==> flow/design.v <==
`timescale 1ns / 1ps
module Pulse_Length 
(
    input clk,              
    input reset,
    input pulse,
    output [9:0] length
);
parameter FACTOR = 32'd1473174;
reg[63:0] counter = 0;
assign length = (counter * FACTOR)>>>32; 
always @(posedge clk)begin
    if (reset) begin
        counter <= 0;
    end
    if (pulse) begin
        counter <= counter + 1;
    end
end
endmodule
---- Tool chain data of Pulse_Length ----
The steps from the RTL of Pulse_Length to its reports follow in flow order.
Lines are those of the file above, counted from 1.
Operators carry their Yosys type and port widths (W data, S select, Z words).
Library cell names are shortened.
A cell with n/a has no value.
set-up
  top module .............................. Pulse_Length
  clock input ............................. clk
  standard-cell library ................... sky130hd
  timing corner ........................... tt_025C_1v80

---- Word-level counts ----
Source: Yosys, flattened and elaborated, memories not mapped. Widths are those after wreduce. Registers that Yosys merges into a memory's read port (data or address) are not register bits. Print and check cells do not count. Equal cells are merged and count once.
bit counts
  cells after elaboration ................. 6
  bits of input ports ..................... 3
  output and inout bits ................... 10
  bits in registers ....................... 64
operators by class
  multipliers ............................. 1
  reduce/logical cells .................... 1
  $add $sub $neg .......................... 1
  muxes and demuxes ....................... 2
operators with widths
  cell                      number
  $mul A64 B20 Y41 const B  1
  $mux W64                  2
  $add A64 B1 Y64 const B   1
  $reduce_bool A2 Y1        1

---- Depth ----
Depth = most cells in a row (Yosys ltp): at word level without a register or memory, in the mapped netlist without a sequential cell, where the memories' decode and read muxes count.
logic depth
  depth in word-level cells ............... 2
  ABC_AREA ................................ 0
  depth in mapped cells ................... 21
  mapped depth without buffers ............ 20

---- Mapped cells and area ----
Source: synth_stat.txt of the flow (Yosys; design flattened, memories mapped). It holds for the ABC_AREA given above (unset counts as 0); a run with the other value may have another netlist.
cells by type
  type      number  area in all (µm²)
  fa_1      270     5.41E+03
  ha_1      163     2.04E+03
  inv_1     363     1.36E+03
  edfxtp_1  41      1.23E+03
  xnor2_1   57      499.229
  and2_1    42      262.752
  nand2_1   35      131.376
  nand3_1   24      120.115
  a21oi_1   20      100.096
  nand4_1   11      68.816
  o211ai_1  9       67.565
  and3_1    10      62.56
  a211oi_1  8       60.058
  nor3_1    12      60.058
  o21ai_0   12      60.058
  xor2_1    6       52.55
  a21o_1    6       45.043
  nor2_1    11      41.29
Not listed: further types 45, cells in them 86.
mapped netlist
  flip-flop cells ......................... 41
  standard cells after synthesis .......... 1186
  cell area after synthesis ............... 12351.8 µm²

---- Worst setup path after synthesis ----
Path of least setup slack by OpenSTA after synthesis, without wires, with an ideal clock, recovery checks aside; 20% of the period is set as input and as output delay. Where synthesis merged equal registers, the netlist keeps one of their names.
timing post-synthesis
  path type ............................... flip-flop to output port
  start point ............................. reg counter[10]
  end point ............................... out length[4]
  buffers on the path ..................... 0
  output delay ............................ 1676 ps
  data arrival time ....................... 5960 ps
  period .................................. 8380 ps
  slack ................................... 744 ps
  delay of the path ....................... 5960 ps
  launch time at the first pin ............ 0 ps
  stages .................................. 19
  synthesis period reached ................ 7636 ps
"delay of the path" = arrival - input delay + setup time.
At an output port there is no setup time.
"stages": output pins that drive a net of the path, with the launching flip-flop's if there is one; two outputs of one cell count as two.
"synthesis period reached" is the clock period less the worst setup slack; recovery checks do not enter. This is arithmetic on one report: input and output delays are still those of the set period (20% each).
The rows between start and end are the longest chain of elaborated cells between them; the timing report does not say that the signal goes this way. Where chains are equally long, one stands for them.
A line is the first line of the expression or statement that the cell stems from. Yosys adds cells for indexed reads and writes and turns some case tables into memories.
between the ends, post-synthesis
  cell sequence ........................... edfxtp_1 -> ha_1 -> inv_1 -> fa_1 -> inv_1 -> fa_1 -> fa_1 -> fa_1 -> fa_1 -> inv_1 -> fa_1 -> inv_1 -> ha_1 -> a21oi_2 -> o21ai_1 -> or3_4 -> o211a_4 -> or3_1 -> xor2_1
  cells in the longest elaborated chain ... 1
  elaborated cells between the ends (all ways) .. 1
  those cells by class .................... mul: 1
ends and longest elaborated chain, post-synthesis
  item              line  RTL
  from (decl)       10    reg[63:0] counter = 0;
  from (assign)     14    counter <= 0;
  from (assign)     17    counter <= counter + 1;
  $mul A64 B20 Y41  11    assign length = (counter * FACTOR)>>>32;
  to (decl)         7     output [9:0] length

---- Worst path after layout ----
Path of least setup slack in the final report of run 2 (OpenROAD, finished layout, wires in). Where an end is a register, its clock arrival counts in the times.
The path's times are printed in steps of 10 ps; the period is the one set.
timing after layout
  path type ............................... flip-flop to output port
  start point ............................. reg counter[17]
  end point ............................... out length[9]
  buffers on the path ..................... 1
  output delay ............................ 3080 ps
  period .................................. 15400 ps
  slack ................................... 4960 ps
  stages .................................. 22
  data arrival time ....................... 7360 ps
  launch time at the first pin ............ 290 ps
The rows between start and end are the longest chain of elaborated cells between them; the timing report does not say that the signal goes this way. Where chains are equally long, one stands for them.
between the ends, after layout
  cell sequence ........................... edfxtp_1 -> ha_1 -> inv_1 -> fa_1 -> inv_1 -> fa_1 -> inv_1 -> fa_1 -> inv_1 -> fa_1 -> inv_1 -> fa_1 -> fa_1 -> inv_1 -> ha_1 -> and4_1 -> and2_1 -> nand2_1 -> a2111oi_0 -> nor3_1 -> xnor2_1 -> clkdlybuf4s50_1
  cells in the longest elaborated chain ... 1
  elaborated cells between the ends (all ways) .. 1
  those cells by class .................... mul: 1
ends and longest elaborated chain, after layout
  item              line  RTL
  from (decl)       10    reg[63:0] counter = 0;
  from (assign)     14    counter <= 0;
  from (assign)     17    counter <= counter + 1;
  $mul A64 B20 Y41  11    assign length = (counter * FACTOR)>>>32;
  to (decl)         7     output [9:0] length

Subject: Pulse_Length on sky130hd, stored results

Hello all,

Stored flow runs of Pulse_Length (2 of them; Yosys, OpenROAD, sky130hd). They differ in their settings and are not a sequence. Constraints: input delay and output delay 20% of the set period each, output load 0.01 pF.
"reached clock period": clock period set for the run, less the worst setup slack. It is reckoned from that one timing run; input and output delays stay at 20% of the period that was set.
"critical setup path time" means the part of the period allowed to the worst setup path (the constraints hold back 20% at inputs and 20% at outputs) less its slack; where the path has registers, the arrival times of their clocks count too.
"critical setup path time" is known to 10 ps.

---- run 1 ----
settings
  period_ns = 8.1
  CORE_UTILIZATION = 51
  PLACE_DENSITY_LB_ADDON = 0.02
  CORE_ASPECT_RATIO = 1.6
  CELL_PAD_IN_SITES_DETAIL_PLACEMENT = 2
  CTS_CLUSTER_DIAMETER = 169
  CAP_MARGIN = 10
  MAX_ROUTING_LAYER = met5
  CORE_MARGIN = 2
  SLEW_MARGIN = 20
results
  incomplete, placement halted on DPL-0033

---- run 2 ----
settings
  period_ns = 15.4
  CORE_UTILIZATION = 24
  SETUP_SLACK_MARGIN = 4.49
  PLACE_DENSITY = 0.61
  ABC_AREA = 0
  MIN_ROUTING_LAYER = met1
  CAP_MARGIN = 20
  CORE_MARGIN = 2
  SLEW_MARGIN = 20
results
  critical setup path time ................ 7360 ps
  worst setup path kind ................... flip-flop to output port
  worst hold slack after layout ........... 738 ps
  reached clock period .................... 10442 ps
  std-cell area (final layout) ............ 13475.4 µm²
  worst slack on setup checks ............. 4958 ps
  post-route setup TNS .................... 0 ps
  area inside the die boundary ............ 53296.3 µm²
  area of the synthesized netlist ......... 12351.8 µm²
  final design utilization ................ 0.264

Thanks
