==> flow/design.v <==
`timescale 1ns / 1ps
module Pulse_Generator
#(
    parameter PULSE_LENGTH = 10  
)
(
    input clk,
    input trig,
    output reg pulse
);
reg [63:0] counter = 0;
always @(posedge clk) begin
    if(trig) begin
        if (counter < PULSE_LENGTH) begin        
            pulse <= 1;
            counter <= counter + 1; 
        end
        else begin
            pulse <= 0;
        end
    end
    else begin
        counter <= 0;
    end
end
endmodule
Reports on Pulse_Generator --
The steps from the RTL of Pulse_Generator to its reports follow in flow order. Line numbers count from 1 in the design file above. Operators: Yosys type, input widths -> output width; for muxes data width and select width s. Cell names lack the library's common part. Not given: n/a
Inputs: design top Pulse_Generator, clock port clk, cell library sky130hd, corner tt_025C_1v80

Word-level counts --
Source: Yosys, flattened and elaborated, memories not mapped. Widths are those after wreduce; folded enables and synchronous resets count as part of the registers. Registers that Yosys merges into a memory's read port (data or address) are not register bits. Print and check cells do not count. Equal cells are merged and count once.
Cells by class: add/subtract/negate cells 1, order comparisons 1, muxes and demuxes 1
Operators with widths (count):
- $add 64x1->64 const B | 1
- $lt 64x4->1 const B | 1
- $mux 1 | 1
Word-level totals: register bits 65, bits of input ports 2, output and inout port bits 1

Depth --
Yosys ltp: most cells in a row. Word level: on the elaborated netlist, between registers, memories and ports. Mapped: between sequential cells and ports; inverters and the memories' decode and read muxes count.
Depth: depth in word-level cells 2, ABC_AREA 0, depth in mapped cells 5

Synthesis result --
Yosys stat after the flow's synthesis: flattened, memories mapped to cells. It holds for the ABC_AREA given above (unset counts as 0); a run with the other value may have another netlist. Totals and module areas in this step are rounded.
Cell types (count):
- dfxtp_1 | 64
- and2_1 | 60
- nor4_1 | 11
- nor4_2 | 4
- edfxtp_1 | 1
- clkbuf_1 | 7
- nand4_1 | 4
- nor4_4 | 1
- mux2i_1 | 2
- ha_1 | 1
- nor2b_1 | 2
- a41oi_1 | 1
- xor2_1 | 1
- and2_2 | 1
- nand2_1 | 2
- nand2b_1 | 1
- o21ai_0 | 1
Synthesis totals: cell count 164, cell area after synthesis 1970 um^2, sequential area 1310 um^2, flip-flops 65, buffers 7

Path before layout --
Path of least setup slack by OpenSTA after synthesis, without wires, with an ideal clock, recovery checks aside; 20% of the period is set as input and as output delay. Where synthesis merged equal registers, the netlist keeps one of their names.
Timing path post-synthesis: path kind register -> register, from reg counter[48], to reg counter[1], clock period 2.01 ns, time at the first pin 0.000 ns, arrival time 1.360 ns, required time 1.894 ns, path slack 0.534 ns, path delay 1.476 ns, driving pins on the path 6, buffers on the path 0, synthesis period reached 1.476 ns
"path delay" is the arrival time less input delay plus setup time. "driving pins on the path" counts driving pins, that of a launching flip-flop among them; a cell with two outputs on the path counts twice. "synthesis period reached" = period - worst setup slack (recovery checks aside). The figure is calculated, with input and output delays left at 20% of the set period. Between the ends stands the longest chain of elaborated cells between them, by number of cells; it is not shown to be the way that was timed. Of several equally long chains one is given. A line is the first line of the expression or statement that the cell stems from. Yosys adds cells for indexed reads and writes and turns some case tables into memories.
Between the ends, post-synthesis: cells stage by stage dfxtp_1 -> nor4_2 -> nand4_1 -> nor4_4 -> mux2i_1 -> nor2b_1, cells in the longest elaborated chain 1, elaborated cells on any way between the ends 1, source lines of those cells 1, those cells by class compare: 1
RTL lines, path post-synthesis:
- from (decl) | line 11 | reg [63:0] counter = 0;
- from (assign) | line 16 | counter <= counter + 1;
- from (assign) | line 23 | counter <= 0;
- $lt 64x4->1 | line 14 | if (counter < PULSE_LENGTH) begin
- to (assign) | line 16
- to (assign) | line 23
- to (decl) | line 11

Path in the finished layout --
Path of least setup slack in the final report of run 2 (OpenROAD, finished layout, wires in). Where an end is a register, its clock arrival counts in the times.
Timing path after layout: path kind register -> register, from reg counter[58], to reg counter[1], clock period 1.55 ns, time at the first pin 0.32 ns, arrival time 1.83 ns, required time 1.77 ns, path slack -0.06 ns, driving pins on the path 7, buffers on the path 1
Between the ends stands the longest chain of elaborated cells between them, by number of cells; it is not shown to be the way that was timed. Of several equally long chains one is given.
Between the ends, after layout: cells stage by stage dfxtp_2 -> nor4_4 -> nand4_1 -> nor4_4 -> buf_4 -> mux2i_1 -> nor2b_1, cells in the longest elaborated chain 1, elaborated cells on any way between the ends 1, source lines of those cells 1, those cells by class compare: 1
RTL lines, path after layout:
- from (decl) | line 11 | reg [63:0] counter = 0;
- from (assign) | line 16 | counter <= counter + 1;
- from (assign) | line 23 | counter <= 0;
- $lt 64x4->1 | line 14 | if (counter < PULSE_LENGTH) begin
- to (assign) | line 16
- to (assign) | line 23
- to (decl) | line 11

Subject: Pulse_Generator on sky130hd, stored results

Hello all,

Settings and measured results of 2 stored flow runs for module Pulse_Generator (sky130hd), not sorted in any way. The constraints put input and output delay at 20% of the set period each and load the outputs with 0.01 pF.
"reached clock period" is the run's clock period less its worst setup slack. It is reckoned from that one timing run; input and output delays stay at 20% of the period that was set.
"allowed time less slack (worst setup path)" is the time allowed to the run's worst setup path (the clock period less input and output delay, where it has them) less its slack. Clock arrival times count: a late capture clock shortens it, a late launch clock lengthens it.
By "power consumption" is meant OpenSTA's value without simulated activity: inputs other than the clock are taken to toggle once in ten clock periods, and the tool carries that through the logic.
The measured numbers are rounded.

[run 1] flow files
==> flow/run.sh <==
#!/bin/bash
# the make line also repeats the synthesis and layout settings of config.mk as NAME=value (left out here)
make -C /OpenROAD-flow-scripts/flow DESIGN_CONFIG=/design/flow/config.mk WORK_HOME=/design/flow/orfs CLKGATE_MAP_FILE= finish
==> flow/config.mk <==
export PLATFORM = sky130hd
export DESIGN_NAME = Pulse_Generator
export DESIGN_NICKNAME = Pulse_Generator
export VERILOG_FILES = /design/flow/design.v
export SDC_FILE = /design/flow/constraint.sdc
export NUM_CORES = 4
export LEC_CHECK = 0
export CAP_MARGIN = 40
export CELL_PAD_IN_SITES_DETAIL_PLACEMENT = 2
export CELL_PAD_IN_SITES_GLOBAL_PLACEMENT = 1
export CORE_ASPECT_RATIO = 1.83
export CORE_MARGIN = 7
export CORE_UTILIZATION = 69
export GPL_ROUTABILITY_DRIVEN = 1
export GPL_TIMING_DRIVEN = 1
export MAX_ROUTING_LAYER = met4
export PLACE_DENSITY_LB_ADDON = 0.06
export SLEW_MARGIN = 20
==> flow/constraint.sdc <==
create_clock -name core_clock -period 1.39 [get_ports {clk}]
set_input_delay 0.2780 -clock core_clock [delete_from_list [all_inputs] [get_ports {clk}]]
set_output_delay 0.2780 -clock core_clock [all_outputs]
set_load 0.01 [all_outputs]

[run 1] result: did not finish, placement stopped with DPL-0033

[run 2] flow files
==> flow/run.sh <==
#!/bin/bash
# the make line also repeats the synthesis and layout settings of config.mk as NAME=value (left out here)
make -C /OpenROAD-flow-scripts/flow DESIGN_CONFIG=/design/flow/config.mk WORK_HOME=/design/flow/orfs CLKGATE_MAP_FILE= finish
==> flow/config.mk <==
export PLATFORM = sky130hd
export DESIGN_NAME = Pulse_Generator
export DESIGN_NICKNAME = Pulse_Generator
export VERILOG_FILES = /design/flow/design.v
export SDC_FILE = /design/flow/constraint.sdc
export NUM_CORES = 4
export LEC_CHECK = 0
export CAP_MARGIN = 20
export CORE_MARGIN = 2
export CORE_UTILIZATION = 37
export CTS_CLUSTER_SIZE = 37
export GPL_ROUTABILITY_DRIVEN = 0
export PLACE_DENSITY = 0.44
export SETUP_SLACK_MARGIN = -0.08
export SLEW_MARGIN = 20
export TNS_END_PERCENT = 90
==> flow/constraint.sdc <==
create_clock -name core_clock -period 1.55 [get_ports {clk}]
set_input_delay 0.3100 -clock core_clock [delete_from_list [all_inputs] [get_ports {clk}]]
set_output_delay 0.3100 -clock core_clock [all_outputs]
set_load 0.01 [all_outputs]

[run 2] result: power consumption 2.98 mW; post-route worst hold slack 0.461 ns; total negative slack -0.145 ns; allowed time less slack (worst setup path) 1.61 ns; type of the worst setup path register -> register; lowest setup slack -0.062 ns; netlist area reported by Yosys 1970 um^2; standard-cell area after layout 2390 um^2; reached clock period 1.612 ns; die footprint 5920 um^2

Thanks
